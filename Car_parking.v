==> flow/design.v <==
module Car_parking (
    input wire clk,
    input wire reset,
    input wire a_btn,
    input wire b_btn,
    output wire [2:0] led_counter
);
    wire inv_reset_btn, inv_a_btn, inv_b_btn;
    assign inv_reset_btn = reset;  
    assign inv_a_btn = ~a_btn;
    assign inv_b_btn = ~b_btn;
    wire deb_a, deb_b;
    debouncer d_sa(
        .clk(clk),
        .reset(inv_reset_btn),
        .signal(inv_a_btn),
        .debounced(deb_a)
    );
    debouncer d_sb(
        .clk(clk),
        .reset(inv_reset_btn),
        .signal(inv_b_btn),
        .debounced(deb_b)
    );
    wire signal_carIn, signal_carOut;
    FSM_autos MEF(
        .clk(clk),
        .reset(inv_reset_btn),
        .sensor_a(deb_a),
        .sensor_b(deb_b),
        .carIn(signal_carIn),
        .carOut(signal_carOut)
    );
    car_counter counter(
        .clk(clk),
        .reset(inv_reset_btn),
        .carIn(signal_carIn),
        .carOut(signal_carOut),
        .counter(led_counter)
    );
endmodule
module FSM_autos (
    input wire clk,
    input wire reset,
    input wire sensor_a,
    input wire sensor_b,
    output reg carIn,
    output reg carOut
);
    reg [2:0] state, next_state;
    always @(posedge clk or posedge reset) begin
        if (reset) begin
            state <= 3'b000;
            carIn <= 1'b0;
            carOut <= 1'b0;
        end else begin
            state <= next_state;
            if (state == 3'b011 && next_state == 3'b000 && sensor_a == 1'b0 && sensor_b == 1'b0) begin
                carIn <= 1'b1;
            end else begin
                carIn <= 1'b0;
            end
            if (state == 3'b110 && next_state == 3'b000 && sensor_a == 1'b0 && sensor_b == 1'b0) begin
                carOut <= 1'b1;
            end else begin
                carOut <= 1'b0;
            end
        end
    end
    always @(*) begin
        next_state = state;
        case(state)
            3'b000: begin  
                if(sensor_a == 1'b1 && sensor_b == 1'b0) begin
                    next_state = 3'b001;  
                end else if (sensor_a == 1'b0 && sensor_b == 1'b1) begin
                    next_state = 3'b100;  
                end
            end
            3'b001: begin  
                if (sensor_a == 1'b1 && sensor_b == 1'b1) begin
                    next_state = 3'b010;
                end else if (sensor_a == 1'b0 && sensor_b == 1'b0) begin
                    next_state = 3'b000;
                end else if (sensor_a == 1'b1 && sensor_b == 1'b0) begin
                    next_state = 3'b001;
                end else if (sensor_a == 1'b0 && sensor_b == 1'b1) begin
                    next_state = 3'b000;
                end
            end
            3'b010: begin  
                if (sensor_a == 1'b0 && sensor_b == 1'b1) begin 
                    next_state = 3'b011; 
                end else if (sensor_a == 1'b1 && sensor_b == 1'b0) begin
                    next_state = 3'b001;
                end else if (sensor_a == 1'b0 && sensor_b == 1'b0) begin
                    next_state = 3'b000;
                end
            end
            3'b011: begin  
                if (sensor_a == 1'b0 && sensor_b == 1'b0) begin
                    next_state = 3'b000;
                end else if (sensor_a == 1'b1 && sensor_b == 1'b1) begin
                    next_state = 3'b010;
                end else if (sensor_a == 1'b1 && sensor_b == 1'b0) begin
                    next_state = 3'b001;
                end
            end
            3'b100: begin
                if (sensor_a == 1'b1 && sensor_b == 1'b1) begin 
                    next_state = 3'b101; 
                end else if (sensor_a == 1'b0 && sensor_b == 1'b0) begin
                    next_state = 3'b000;
                end else if (sensor_a == 1'b0 && sensor_b == 1'b1) begin
                    next_state = 3'b100;
                end else if (sensor_a == 1'b1 && sensor_b == 1'b0) begin
                    next_state = 3'b100;
                end
            end
            3'b101: begin
                if (sensor_a == 1'b1 && sensor_b == 1'b0) begin 
                    next_state = 3'b110; 
                end else if (sensor_a == 1'b0 && sensor_b == 1'b1) begin
                    next_state = 3'b100;
                end else if (sensor_a == 1'b0 && sensor_b == 1'b0) begin
                    next_state = 3'b000;
                end
            end
            3'b110: begin
               if (sensor_a == 1'b0 && sensor_b == 1'b0) begin 
                    next_state = 3'b000;  
                end else if (sensor_a == 1'b1 && sensor_b == 1'b1) begin
                    next_state = 3'b101;
                end else if (sensor_a == 1'b0 && sensor_b == 1'b1) begin
                    next_state = 3'b100;
                end
            end
            default: begin
                next_state = 3'b000;
            end
        endcase
    end
endmodule
module car_counter (
    input wire clk,
    input wire reset,
    input wire carIn,
    input wire carOut,
    output wire [2:0] counter
);
    reg [2:0] total = 3'b000;
    always @(posedge clk or posedge reset) begin
        if (reset) begin
            total <= 3'b000;
        end else begin
            if (carIn && carOut) begin
                total <= total;
            end else if (carIn) begin
                if (total < 3'd7) begin
                    total <= total + 3'b001;
                end else begin
                    total <= total;
                end
            end else if (carOut) begin
                if (total > 3'd0) begin
                    total <= total - 3'b001;
                end else begin
                    total <= total;
                end
            end
        end
    end
    assign counter = total;
endmodule
module debouncer (
    input wire clk,
    input wire reset,
    input wire signal,
    output wire debounced
);  
   localparam DEBOUNCE_THRESHOLD = 20'd600_000;  
   localparam COUNTER_WIDTH = $clog2(DEBOUNCE_THRESHOLD + 1);  
   reg firstSignal_sync = 1'b0;
   reg secondSignal_sync = 1'b0;
   reg [COUNTER_WIDTH-1:0] counter = {COUNTER_WIDTH{1'b0}};
   reg sig_debounced = 1'b0;  
   always @(posedge clk or posedge reset) begin
        if (reset) begin
            firstSignal_sync <= 1'b0;
            secondSignal_sync <= 1'b0;
            counter <= {COUNTER_WIDTH{1'b0}};
            sig_debounced <= 1'b0;
        end else begin
            firstSignal_sync <= signal;
            secondSignal_sync <= firstSignal_sync;  
            if (secondSignal_sync != sig_debounced) begin  
                if (counter < DEBOUNCE_THRESHOLD) begin
                    counter <= counter + 1;  
                end else begin  
                    sig_debounced <= secondSignal_sync;
                    counter <= {COUNTER_WIDTH{1'b0}};  
                end
            end else begin  
               counter <= {COUNTER_WIDTH{1'b0}};
            end
        end
    end
    assign debounced = sig_debounced;
endmodule
From RTL to reports: Car_parking
The steps from the RTL of Car_parking to its reports follow in flow order.
Lines are those of the file above, counted from 1.
Cell names lack the library's common part.
{"block": "inputs", "top": "Car_parking", "clk_port": "clk", "cell_library": "sky130hd", "pvt_corner": "tt_025C_1v80"}

After elaboration
Yosys after proc, flatten, opt, wreduce and memory -nomap, before mapping. Memory bits, and registers merged into a memory's read port (data or address), are not among the register bits. Print and check cells are not counted. Equal cells are merged and count once.
{"block": "classes", "add_sub_neg": 4, "cmp": 4, "logic": 7, "reduce_and_logical": 18, "n_mux": 31, "n_eq": 9}
{"block": "op_table", "op": "two-way mux 20 bit", "n": 4}
{"block": "op_table", "op": "two-way mux 3 bit", "n": 24}
{"block": "op_table", "op": "adder 20 x 1 -> 20 bit (second input constant)", "n": 2}
{"block": "op_table", "op": "< comparator 20 bit (second input constant)", "n": 2}
{"block": "op_table", "op": "parallel mux 3 bit (select 7 bit)", "n": 1}
{"block": "op_table", "op": "logical AND 1 bit", "n": 11}
{"block": "op_table", "op": "equality test 3 bit (second input constant)", "n": 3}
{"block": "op_table", "op": "NOT 1 bit", "n": 7}
{"block": "op_table", "op": "equality test 3 x 2 -> 1 bit (second input constant)", "n": 2}
{"block": "op_table", "op": "zero test 3 bit", "n": 2}
{"block": "op_table", "op": "AND reduction 2 bit", "n": 2}
{"block": "op_table", "op": "nonzero test 2 bit", "n": 2}
{"block": "op_table", "op": "AND reduction 4 bit", "n": 1}
{"block": "op_table", "op": "adder 3 x 1 -> 3 bit (second input constant)", "n": 1}
{"block": "op_table", "op": "subtractor 3 x 1 -> 3 bit (second input constant)", "n": 1}
{"block": "op_table", "op": "> comparator 3 x 1 -> 1 bit (second input constant)", "n": 1}
{"block": "op_table", "op": "equality test 3 x 1 -> 1 bit (second input constant)", "n": 1}
{"block": "op_table", "op": "< comparator 3 bit (second input constant)", "n": 1}
{"block": "op_table", "op": "!= test 1 bit", "n": 2}
{"block": "op_table", "op": "!= test 2 x 1 -> 1 bit (second input constant)", "n": 1}
{"block": "op_table", "op": "two-way mux 1 bit", "n": 2}
{"block": "bits", "in_bits": 4, "register_bits": 54, "wordCells": 85}

Longest topological paths
Depth = most cells in a row (Yosys ltp): at word level without a register or memory, in the mapped netlist without a sequential cell, where the memories' decode and read muxes count.
{"block": "logic_depth", "depth_word": 12, "ABC_AREA": 0, "depth_mapped": 7, "ltp_nobuf": 6}

After synthesis
Source: synth_stat.txt of the flow (Yosys; design flattened, memories mapped). It holds for the ABC_AREA given above (unset counts as 0); a run with the other value may have another netlist.
Totals and module areas in this step are rounded.
{"block": "mapped", "ffs": 58, "area_um2": 2994, "stdcells": 300, "seqArea_um2": 1453}
{"block": "types", "type": "dfrtp_1", "n": 57, "type_area_um2": 1.43E+03}
{"block": "types", "type": "nor2_1", "n": 40, "type_area_um2": 150.144}
{"block": "types", "type": "xor2_1", "n": 17, "type_area_um2": 148.893}
{"block": "types", "type": "ha_1", "n": 8, "type_area_um2": 100.096}
{"block": "types", "type": "xnor2_1", "n": 11, "type_area_um2": 96.342}
{"block": "types", "type": "nand3_1", "n": 19, "type_area_um2": 95.091}
{"block": "types", "type": "a21oi_1", "n": 16, "type_area_um2": 80.077}
{"block": "types", "type": "nand4_1", "n": 9, "type_area_um2": 56.304}
{"block": "types", "type": "inv_1", "n": 14, "type_area_um2": 52.55}
{"block": "types", "type": "nand2_1", "n": 12, "type_area_um2": 45.043}
{"block": "types", "type": "o21ai_0", "n": 9, "type_area_um2": 45.043}
{"block": "types", "type": "and3_1", "n": 6, "type_area_um2": 37.536}
{"block": "types", "type": "nor3_1", "n": 7, "type_area_um2": 35.034}
{"block": "types", "type": "or3_1", "n": 5, "type_area_um2": 31.28}
{"block": "types", "type": "o31ai_1", "n": 4, "type_area_um2": 30.029}
{"block": "types", "type": "or4_1", "n": 4, "type_area_um2": 30.029}
{"block": "types", "type": "dfstp_2", "n": 1, "type_area_um2": 26.275}
{"block": "types", "type": "nand4_2", "n": 2, "type_area_um2": 25.024}
Other cell types: 38; their cells: 59.
The figures by module come from a second, unflattened synthesis with its own total; it is not the netlist above.
{"block": "unflattened", "cells_unflattened": 302, "hier_area_um2": 3090}
Each row is one instance without its submodules.
{"block": "modules", "module": "debouncer", "mod_area_um2": 1145, "n_inst": 2, "cells": 113, "seq_area_um2": 575.6}
{"block": "modules", "module": "FSM_autos", "mod_area_um2": 495.5, "n_inst": 1, "cells": 40, "seq_area_um2": 226.5}
{"block": "modules", "module": "car_counter", "mod_area_um2": 297.8, "n_inst": 1, "cells": 34, "seq_area_um2": 75.1}
{"block": "modules", "module": "Car_parking", "mod_area_um2": 7.5, "n_inst": 1, "cells": 2, "seq_area_um2": 0.0}

Path before layout
Source: OpenSTA report_checks on the synthesized netlist (no wires, ideal clock, input and output delay 20% of the period each), path of least setup slack; recovery checks are left aside. Register names are those of the netlist, which keeps one name where synthesis merged equal registers.
{"block": "synth_timing", "path_kind": "register to register", "startpoint": "register MEF.carIn", "endpoint": "register counter.total[1]", "path_delay_ns": 1.751, "arrival_time_ns": 1.613, "period_ns": 1.88, "setup_time_ns": 0.138, "path_slack_ns": 0.128, "stages": 7, "synth_period_reached_ns": 1.752}
"path_delay_ns" = arrival - input delay + setup time.
"stages": output pins that drive a net of the path, with the launching flip-flop's if there is one; two outputs of one cell count as two.
"synth_period_reached_ns" = period - worst setup slack (recovery checks aside). The figure is calculated, with input and output delays left at 20% of the set period.
The rows between start and end are the longest chain of elaborated cells between them; the timing report does not say that the signal goes this way. Where chains are equally long, one stands for them.
Each line given opens the expression or statement behind the cell; cells for indexed reads and writes are added by Yosys, which also makes memories of some case tables.
At most two assigning lines are given for a register; there are more.
{"block": "synth_via", "cell_sequence": "dfrtp_1 -> clkbuf_1 -> inv_1 -> fa_1 -> or3_1 -> a21oi_1 -> a211oi_1", "elab_chain_cells": 3}
{"block": "synth_rtl", "item": "start: declaration", "line_no": 47, "source": "output reg carIn,"}
{"block": "synth_rtl", "item": "start: assignment", "line_no": 54, "source": "carIn <= 1'b0;"}
{"block": "synth_rtl", "item": "start: assignment", "line_no": 59, "source": "carIn <= 1'b1;"}
{"block": "synth_rtl", "item": "logical AND 1 bit", "line_no": 156, "source": "if (carIn && carOut) begin"}
{"block": "synth_rtl", "item": "NOT 1 bit"}
{"block": "synth_rtl", "item": "AND reduction 4 bit"}
{"block": "synth_rtl", "item": "end: assignment", "line_no": 157, "source": "total <= total;"}
{"block": "synth_rtl", "item": "end: assignment", "line_no": 160, "source": "total <= total + 3'b001;"}
{"block": "synth_rtl", "item": "end: declaration", "line_no": 151, "source": "reg [2:0] total = 3'b000;"}

Timing after layout
From the final timing report of run B: the path of least setup slack in the routed layout; clock arrival at registers is part of the times.
{"block": "layout_timing", "path_kind": "register to register", "startpoint": "register counter.total[0]", "endpoint": "register counter.total[1]", "stages": 6, "arrival_time_ns": 1.90, "path_slack_ns": -0.07, "period_ns": 1.61, "setup_time_ns": 0.12}
The rows between start and end are the longest chain of elaborated cells between them; the timing report does not say that the signal goes this way. Where chains are equally long, one stands for them.
At most two assigning lines are given for a register; there are more.
{"block": "layout_via", "cell_sequence": "dfrtp_1 -> buf_6 -> fa_1 -> or3_1 -> a21oi_1 -> a211oi_1", "elab_chain_cells": 4}
{"block": "layout_rtl", "item": "start: declaration", "line_no": 151, "source": "reg [2:0] total = 3'b000;"}
{"block": "layout_rtl", "item": "start: assignment", "line_no": 157, "source": "total <= total;"}
{"block": "layout_rtl", "item": "start: assignment", "line_no": 160, "source": "total <= total + 3'b001;"}
{"block": "layout_rtl", "item": "subtractor 3 x 1 -> 3 bit", "line_no": 166, "source": "total <= total - 3'b001;"}
{"block": "layout_rtl", "item": "two-way mux 3 bit", "line_no": 165, "source": "if (total > 3'd0) begin"}
{"block": "layout_rtl", "item": "two-way mux 3 bit", "line_no": 164, "source": "end else if (carOut) begin"}
{"block": "layout_rtl", "item": "two-way mux 3 bit", "line_no": 158, "source": "end else if (carIn) begin"}
{"block": "layout_rtl", "item": "end: assignment", "line_no": 157}
{"block": "layout_rtl", "item": "end: assignment", "line_no": 160}
{"block": "layout_rtl", "item": "end: declaration", "line_no": 151}

Add stored flow runs of Car_parking

Settings and measured results of 2 stored flow runs for module Car_parking (sky130hd), not sorted in any way. The constraints put input and output delay at 20% of the set period each and load the outputs with 0.01 pF.
"achieved_period_ns" is the run's clock period less its worst setup slack. It is reckoned from that one timing run; input and output delays stay at 20% of the period that was set.
"worst_path_allowed_less_slack_ns" is the time allowed to the run's worst setup path (the clock period less input and output delay, where it has them) less its slack. Clock arrival times count: a late capture clock shortens it, a late launch clock lengthens it.
"design_power_mw": no workload was simulated; the value follows from the tool's default switching activity.
The measured numbers are rounded.

Run A
==> flow/run.sh <==
#!/bin/bash
# the make line also repeats the synthesis and layout settings of config.mk as NAME=value (left out here)
make -C /OpenROAD-flow-scripts/flow DESIGN_CONFIG=/design/flow/config.mk WORK_HOME=/design/flow/orfs CLKGATE_MAP_FILE= finish
==> flow/config.mk <==
export PLATFORM = sky130hd
export DESIGN_NAME = Car_parking
export DESIGN_NICKNAME = Car_parking
export VERILOG_FILES = /design/flow/design.v
export SDC_FILE = /design/flow/constraint.sdc
export NUM_CORES = 4
export LEC_CHECK = 0
export ABC_AREA = 0
export CAP_MARGIN = 20
export CELL_PAD_IN_SITES_DETAIL_PLACEMENT = 1
export CORE_ASPECT_RATIO = 0.73
export CORE_MARGIN = 2
export CORE_UTILIZATION = 66
export HOLD_SLACK_MARGIN = 0.13
export MIN_ROUTING_LAYER = met2
export PLACE_DENSITY = 0.88
export SETUP_SLACK_MARGIN = 0.54
export SLEW_MARGIN = 10
==> flow/constraint.sdc <==
create_clock -name core_clock -period 3.16 [get_ports {clk}]
set_input_delay 0.6320 -clock core_clock [delete_from_list [all_inputs] [get_ports {clk}]]
set_output_delay 0.6320 -clock core_clock [all_outputs]
set_load 0.01 [all_outputs]

==> results of run A, as JSON <==
{
  "outcome": "no results, clock tree synthesis failed with DPL-0033"
}

Run B
==> flow/run.sh <==
#!/bin/bash
# the make line also repeats the synthesis and layout settings of config.mk as NAME=value (left out here)
make -C /OpenROAD-flow-scripts/flow DESIGN_CONFIG=/design/flow/config.mk WORK_HOME=/design/flow/orfs CLKGATE_MAP_FILE= finish
==> flow/config.mk <==
export PLATFORM = sky130hd
export DESIGN_NAME = Car_parking
export DESIGN_NICKNAME = Car_parking
export VERILOG_FILES = /design/flow/design.v
export SDC_FILE = /design/flow/constraint.sdc
export NUM_CORES = 4
export LEC_CHECK = 0
export CAP_MARGIN = 20
export CORE_MARGIN = 2
export CORE_UTILIZATION = 40
export SLEW_MARGIN = 20
==> flow/constraint.sdc <==
create_clock -name core_clock -period 1.61 [get_ports {clk}]
set_input_delay 0.3220 -clock core_clock [delete_from_list [all_inputs] [get_ports {clk}]]
set_output_delay 0.3220 -clock core_clock [all_outputs]
set_load 0.01 [all_outputs]

==> results of run B, as JSON <==
{
  "design_power_mw": 2.991,
  "final_stdcell_area_um2": 4100,
  "worst_path_allowed_less_slack_ns": 1.68,
  "worstPathKind": "register to register",
  "yosys_chip_area_um2": 2994,
  "timing.setup.ws_ns": -0.068,
  "setupTns_ns": -0.170,
  "final_die_area_um2": 8193,
  "achieved_period_ns": 1.678
}
